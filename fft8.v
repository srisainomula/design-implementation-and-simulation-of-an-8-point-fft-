==> flow/design.v <==
`timescale 1ns / 1ps
module fft8(clk,rst,write,start,ready,state,x0r,x0i,x1r,x1i,x2r,x2i,x3r,x3i,x4r,x4i,x5r,x5i,x6r,x6i,x7r,x7i,y0r,y0i,y1r,y1i,y2r,y2i,y3r,y3i,y4r,y4i,y5r,y5i,y6r,y6i,y7r,y7i);
input clk,rst,write,start;
input [15:0]x0r,x0i,x1r,x1i,x2r,x2i,x3r,x3i,x4r,x4i,x5r,x5i,x6r,x6i,x7r,x7i;
output reg [15:0] y0r,y0i,y1r,y1i,y2r,y2i,y3r,y3i,y4r,y4i,y5r,y5i,y6r,y6i,y7r,y7i;
output reg ready;
output reg [1:0]state;
wire [15:0] y0r_t,y0i_t,y1r_t,y1i_t,y2r_t,y2i_t,y3r_t,y3i_t,y4r_t,y4i_t,y5r_t,y5i_t,y6r_t,y6i_t,y7r_t,y7i_t;
wire [15:0] x20r,x20i,x21r,x21i,x22r,x22i,x23r,x23i,x24r,x24i,x25r,x25i,x26r,x26i,x27r,x27i;
wire [15:0] x10r,x10i,x11r,x11i,x12r,x12i,x13r,x13i,x14r,x14i,x15r,x15i,x16r,x16i,x17r,x17i;
reg[15:0] x0r_temp,x0i_temp,x1r_temp,x1i_temp,x2r_temp,x2i_temp,x3r_temp,x3i_temp,x4r_temp,x4i_temp,x5r_temp,x5i_temp,x6r_temp,x6i_temp,x7r_temp,x7i_temp;
reg[15:0] x0r_t,x0i_t,x1r_t,x1i_t,x2r_t,x2i_t,x3r_t,x3i_t,x4r_t,x4i_t,x5r_t,x5i_t,x6r_t,x6i_t,x7r_t,x7i_t;
parameter w0r=16'b1_00000000;
parameter w0i=16'b0_00000000;
parameter w1r=16'b00000000_10110101; 
parameter w1i=16'b11111111_01001011; 
parameter w2r=16'b00000000_00000000;
parameter w2i=16'b11111111_00000000; 
parameter w3r=16'b11111111_01001011; 
parameter w3i=16'b11111111_01001011; 
always @(posedge clk) begin
		if (~rst) begin
		    state<=2'b00;
			ready <= 1'b0;
		end
		else begin
		  case(state)
		      2'b00 : if(write) begin
		                  state<=2'b01;
		                  ready<=1'b0;
		              end
		              else begin 
		                   state<=2'b00;
		                   ready<=1'b0;
		              end
		      2'b01: begin
					x0r_temp<=x0r;
                    x0i_temp<=x0i;
                    x1r_temp<=x1r;
                    x1i_temp<=x1i;
                    x2r_temp<=x2r;
                    x2i_temp<=x2i;
                    x3r_temp<=x3r;
                    x3i_temp<=x3i;
                    x4r_temp<=x4r;
                    x4i_temp<=x4i;
                    x5r_temp<=x5r;
                    x5i_temp<=x5i;
                    x6r_temp<=x6r;
                    x6i_temp<=x6i;
                    x7r_temp<=x7r;
                    x7i_temp<=x7i;
                    state<=2'b10;
		             end
		     2'b10: begin
		              if(start) begin
		              x0r_t<=x0r_temp;
                      x0i_t<=x0i_temp;
                      x1r_t<=x1r_temp;
                      x1i_t<=x1i_temp;
                      x2r_t<=x2r_temp;
                      x2i_t<=x2i_temp;
                      x3r_t<=x3r_temp;
                      x3i_t<=x3i_temp;
                      x4r_t<=x4r_temp;
                      x4i_t<=x4i_temp;
                      x5r_t<=x5r_temp;
                      x5i_t<=x5i_temp;
                      x6r_t<=x6r_temp;
                      x6i_t<=x6i_temp;
                      x7r_t<=x7r_temp;
                      x7i_t<=x7i_temp;
                      state<=2'b11;
		              end
		            end
		     2'b11: begin 
                        y0r<=y0r_t;
                        y0i<=y0i_t;
                        y1r<=y1r_t;
                        y1i<=y1i_t;
                        y2r<=y2r_t;
                        y2i<=y2i_t;
                        y3r<=y3r_t;
                        y3i<=y3i_t;
                        y4r<=y4r_t;
                        y4i<=y4i_t;
                        y5r<=y5r_t;
                        y5i<=y5i_t;
                        y6r<=y6r_t;
                        y6i<=y6i_t;
                        y7r<=y7r_t;
                        y7i<=y7i_t;
		              ready<=1'b1;
		            end
		        default : state<=2'b00;
		  endcase
		end
	end
bfly_cal s11(x0r_t,x0i_t,x4r_t,x4i_t,w0r,w0i,x10r,x10i,x11r,x11i);
bfly_cal s12(x2r_t,x2i_t,x6r_t,x6i_t,w0r,w0i,x12r,x12i,x13r,x13i);
bfly_cal s13(x1r_t,x1i_t,x5r_t,x5i_t,w0r,w0i,x14r,x14i,x15r,x15i);
bfly_cal s14(x3r_t,x3i_t,x7r_t,x7i_t,w0r,w0i,x16r,x16i,x17r,x17i);
bfly_cal s21(x10r,x10i,x12r,x12i,w0r,w0i,x20r,x20i,x22r,x22i);
bfly_cal s22(x11r,x11i,x13r,x13i,w2r,w2i,x21r,x21i,x23r,x23i);
bfly_cal s23(x14r,x14i,x16r,x16i,w0r,w0i,x24r,x24i,x26r,x26i);
bfly_cal s24(x15r,x15i,x17r,x17i,w2r,w2i,x25r,x25i,x27r,x27i);
bfly_cal s31(x20r,x20i,x24r,x24i,w0r,w0i,y0r_t,y0i_t,y4r_t,y4i_t);
bfly_cal s32(x21r,x21i,x25r,x25i,w1r,w1i,y1r_t,y1i_t,y5r_t,y5i_t);
bfly_cal s33(x22r,x22i,x26r,x26i,w2r,w2i,y2r_t,y2i_t,y6r_t,y6i_t);
bfly_cal s34(x23r,x23i,x27r,x27i,w3r,w3i,y3r_t,y3i_t,y7r_t,y7i_t);
endmodule
module bfly_cal(xr,xi,yr,yi,wr,wi,x0r,x0i,x1r,x1i);
input signed [15:0]xr,xi,yr,yi;
input signed [15:0]wr,wi;
output [15:0]x0r,x0i,x1r,x1i;
wire [31:0]p1,p2,p3,p4;
assign p1=wr*yr;
assign p2=wi*yr;
assign p3=wr*yi;
assign p4=wi*yi;
assign x0r=xr+p1[23:8]-p4[23:8];
assign x0i=xi+p2[23:8]+p3[23:8];
assign x1r=xr-p1[23:8]+p4[23:8];
assign x1i=xi-p2[23:8]-p3[23:8];
endmodule
## Reports on fft8

Tool output for the design above, in the order of the flow.
Lines are those of the file above, counted from 1.
Operators: Yosys type, input widths -> output width; for muxes data width and select width s.
Cell names lack the library's common part.
Not given: n/a

| set-up | value |
|---|---|
| design top | fft8 |
| clock | clk |
| cell library | sky130hd |
| library corner | tt_025C_1v80 |

## Word level

Counts by Yosys on the flattened word-level netlist (proc, flatten, opt, wreduce; memories kept). Register bits leave out memories and registers merged into their read ports (data or address). Print and check cells are left out. Cells with the same type and inputs are merged into one.

| word-level totals | value |
|---|---|
| bits of input ports | 260 |
| bits in registers | 771 |
| output and inout bits | 259 |

| operators by class | value |
|---|---|
| $add $sub $neg | 62 |
| reduce/logical cells | 7 |
| equal/unequal tests | 4 |
| multiplexer cells | 4 |
| $mul | 6 |

Operators with widths:

| cell | number |
|---|---|
| $mul 9x16->24 const A | 6 |
| $add 16x16->16 | 28 |
| $sub 16x16->16 | 28 |
| $neg 16->16 | 6 |
| $reduce_and 2->1 | 3 |
| $pmux 2 s3 | 1 |
| $eq 2x2->1 const B | 2 |
| $reduce_and 3->1 | 1 |
| $reduce_bool 3->1 | 1 |
| $eq 2x1->1 const B | 1 |
| $ne 2x2->1 const B | 1 |
| $logic_not 2->1 | 1 |
| $reduce_bool 2->1 | 1 |
| $pmux 1 s2 | 1 |
| $mux 2 | 1 |
| $mux 1 | 1 |

## Longest topological paths

Longest topological path by Yosys (ltp), each cell counted once; first at word level (registers and memories cut), then after technology mapping (sequential cells cut; the memories' decode and read muxes count).

| depth | value |
|---|---|
| depth in word-level cells | 6 |
| ABC_AREA | 0 |
| mapped depth | 50 |
| depth with buffers taken out | 49 |

## Mapped cells and area

Source: synth_stat.txt of the flow (Yosys; design flattened, memories mapped). It holds for the ABC_AREA given above (unset counts as 0); a run with the other value may have another netlist.

Cells by type:

| cell | number | area in all (um^2) |
|---|---|---|
| edfxtp_1 | 761 | 2.29E+04 |
| ha_1 | 1205 | 1.51E+04 |
| fa_1 | 358 | 7.17E+03 |
| inv_1 | 1325 | 4973.52 |
| xnor2_1 | 549 | 4.81E+03 |
| a21oi_1 | 470 | 2.35E+03 |
| nor2_1 | 501 | 1.88E+03 |
| xor2_1 | 204 | 1.79E+03 |
| o21ai_0 | 236 | 1.18E+03 |
| o21bai_1 | 127 | 953.414 |
| a21o_1 | 118 | 885.85 |
| nand2_1 | 215 | 807.024 |
| nor3_1 | 135 | 675.648 |
| nor2b_1 | 90 | 563.04 |
| o21a_1 | 66 | 495.475 |
| nand2b_1 | 73 | 456.688 |
| a21boi_0 | 54 | 405.389 |
| a211oi_1 | 45 | 337.824 |

Other cell types: 84; their cells: 811.

| synthesis totals | value |
|---|---|
| sequential part of the area | 22912.0 um^2 |
| buffer cells | 129 |
| cell area after synthesis | 73872.1 um^2 |
| standard cells after synthesis | 7343 |
| mapped flip-flops | 764 |

The figures by module come from a second, unflattened synthesis with its own total; it is not the netlist above.

| unflattened totals | value |
|---|---|
| cell total of the unflattened synthesis | 47904 |
| area (unflattened synthesis) | 428873.8 um^2 |

Rows give one instance, submodules left out.

Modules:

| module | cells | seq. area (um^2) | area (um^2) | instances |
|---|---|---|---|---|
| bfly_cal | 3926 | 0.0 | 33799.9 | 12 |
| fft8 | 792 | 23122.2 | 23274.8 | 1 |

## Path before layout

Source: OpenSTA report_checks on the synthesized netlist (no wires, ideal clock, input and output delay 20% of the period each), path of least setup slack; recovery checks are left aside. Register names are those of the netlist, which keeps one name where synthesis merged equal registers.

| path after synthesis | value |
|---|---|
| path kind | register -> register |
| start point | register x5i_t[0] |
| end point | register y7i[15] |
| time at the first pin | 0.000 ns |
| delay of the path | 10.316 ns |
| path slack | 1.984 ns |
| data arrival time | 10.053 ns |
| required time | 12.037 ns |
| clock period | 12.3 ns |
| setup time | 0.263 ns |
| stages on the path | 47 |
| synthesis period reached | 10.316 ns |

"delay of the path" = arrival - input delay + setup time.
"stages on the path" counts driving pins, that of a launching flip-flop among them; a cell with two outputs on the path counts twice.
"synthesis period reached" is the clock period less the worst setup slack; recovery checks do not enter. This is arithmetic on one report: input and output delays are still those of the set period (20% each).
The rows between start and end are the longest chain of elaborated cells between them; the timing report does not say that the signal goes this way. Where chains are equally long, one stands for them.
A line is the first line of the expression or statement that the cell stems from. Yosys adds cells for indexed reads and writes and turns some case tables into memories.

| between the ends, after synthesis | value |
|---|---|
| path through | edfxtp_1 > ha_1 > fa_1 > nor2b_1 > o21ai_0 > a21boi_0 > o21ai_0 > a21boi_0 > o21ai_0 > a21boi_0 > o21ai_0 > nand2_1 > xor2_1 > ha_1 > buf_2 > inv_1 > nand4_1 > a2111oi_2 > [11 not listed] > ha_1 > o21ai_0 > nand2b_1 > a21oi_1 > o21bai_1 > a21oi_1 > xor2_1 > inv_1 > ha_1 > ha_1 > a21o_1 > ha_1 > a21oi_1 > o21ai_0 > maj3_1 > a21oi_1 > xnor2_1 > xor2_1 |
| length of the longest elaborated chain | 4 |

RTL lines, path after synthesis:

| element | line | source |
|---|---|---|
| start, declared | 12 | `reg[15:0] x0r_t,x0i_t,x1r_t,x1i_t,x2r_t,x2i_t,x3r_t,x3i_t,x4r_t,x4i_t,x5r_t,x5i_t,x6r_t,x6i_t,x7r_t,x7i_t;` |
| start, assigned | 68 | `x5i_t<=x5i_temp;` |
| $sub 16x16->16 (2 in a row) | 124 | `assign x1i=xi-p2[23:8]-p3[23:8];` |
| $mul 9x16->24 | 119 | `assign p3=wr*yi;` |
| $sub 16x16->16 | 124 |  |
| end, assigned | 92 | `y7i<=y7i_t;` |
| end, declared | 5 | `output reg [15:0] y0r,y0i,y1r,y1i,y2r,y2i,y3r,y3i,y4r,y4i,y5r,y5i,y6r,y6i,y7r,y7i;` |

## Worst path after layout

From the final timing report of run 1: the path of least setup slack in the routed layout; clock arrival at registers is part of the times.

| path post-layout | value |
|---|---|
| path kind | register -> register |
| start point | register x3i_t[0] |
| end point | register y7i[15] |
| time at the first pin | 0.73 ns |
| data arrival time | 11.61 ns |
| path slack | 0.77 ns |
| setup time | 0.25 ns |
| clock period | 11.9 ns |
| required time | 12.37 ns |
| stages on the path | 38 |

The rows between start and end are the longest chain of elaborated cells between them; the timing report does not say that the signal goes this way. Where chains are equally long, one stands for them.

| between the ends, post-layout | value |
|---|---|
| path through | edfxtp_1 > ha_1 > fa_1 > nor2b_1 > o21ai_0 > a21boi_0 > o21ai_0 > a21oi_1 > o21ai_0 > a21boi_0 > o21ai_0 > a21oi_1 > o21ai_0 > a211o_1 > ha_1 > or4b_2 > o211ai_1 > buf_4 > [2 not listed] > fa_1 > fa_1 > ha_1 > ha_1 > and3_1 > a221o_1 > a41oi_1 > xnor2_1 > fa_1 > ha_1 > or3_1 > a211o_1 > o211ai_1 > o21ai_0 > maj3_1 > a21oi_1 > xnor2_1 > xor2_1 |
| length of the longest elaborated chain | 6 |

RTL lines, path post-layout:

| element | line | source |
|---|---|---|
| start, declared | 12 | `reg[15:0] x0r_t,x0i_t,x1r_t,x1i_t,x2r_t,x2i_t,x3r_t,x3i_t,x4r_t,x4i_t,x5r_t,x5i_t,x6r_t,x6i_t,x7r_t,x7i_t;` |
| start, assigned | 64 | `x3i_t<=x3i_temp;` |
| $sub 16x16->16 | 124 | `assign x1i=xi-p2[23:8]-p3[23:8];` |
| $neg 16->16 | 120 | `assign p4=wi*yi;` |
| $add 16x16->16 | 123 | `assign x1r=xr-p1[23:8]+p4[23:8];` |
| $mul 9x16->24 | 118 | `assign p2=wi*yr;` |
| $sub 16x16->16 (2 in a row) | 124 |  |
| end, assigned | 92 | `y7i<=y7i_t;` |
| end, declared | 5 | `output reg [15:0] y0r,y0i,y1r,y1i,y2r,y2i,y3r,y3i,y4r,y4i,y5r,y5i,y6r,y6i,y7r,y7i;` |

--- measured runs ---
Measured data: module fft8, platform sky130hd, 2 stored runs of the flow under differing settings, order arbitrary. Input and output delays are each 20% of the period that was set; the output load is 0.01 pF.
"achieved clock period" = clock period - worst setup slack. The figure is calculated, with input and output delays left at 20% of the set period.
By "critical setup path time" is meant the share of the clock period that the worst setup path is allowed (20% is reserved at inputs, 20% at outputs), minus its slack. Clock arrival times at its registers enter into it.

#### Run 1

| setting | value |
|---|---|
| period_ns | `11.9` |
| CAP_MARGIN | `20` |
| CORE_MARGIN | `2` |
| CORE_UTILIZATION | `40` |
| SLEW_MARGIN | `20` |

| result | value |
|---|---|
| utilization in the final report | 0.462 |
| lowest hold slack | 0.395 ns |
| die outline area | 188135.0 um^2 |
| standard-cell area after routing | 84736.3 um^2 |
| netlist area reported by Yosys | 73872.1 um^2 |
| total negative slack on setup checks | 0.000 ns |
| setup slack of the critical path | 0.765 ns |
| achieved clock period | 11.135 ns |
| critical setup path time | 11.13 ns |
| kind of the worst setup path | register -> register |

#### Run 2

| setting | value |
|---|---|
| period_ns | `6.8` |
| CORE_UTILIZATION | `52` |
| SETUP_SLACK_MARGIN | `1.33` |
| PLACE_DENSITY_LB_ADDON | `0.11` |
| CORE_ASPECT_RATIO | `0.51` |
| CORE_MARGIN | `3` |
| TNS_END_PERCENT | `40` |
| ABC_AREA | `1` |
| CTS_CLUSTER_DIAMETER | `336` |
| CAP_MARGIN | `0` |
| SLEW_MARGIN | `40` |
| MIN_ROUTING_LAYER | `met2` |
| MAX_ROUTING_LAYER | `met4` |

Incomplete, routing halted on GRT-0116.
--- end ---
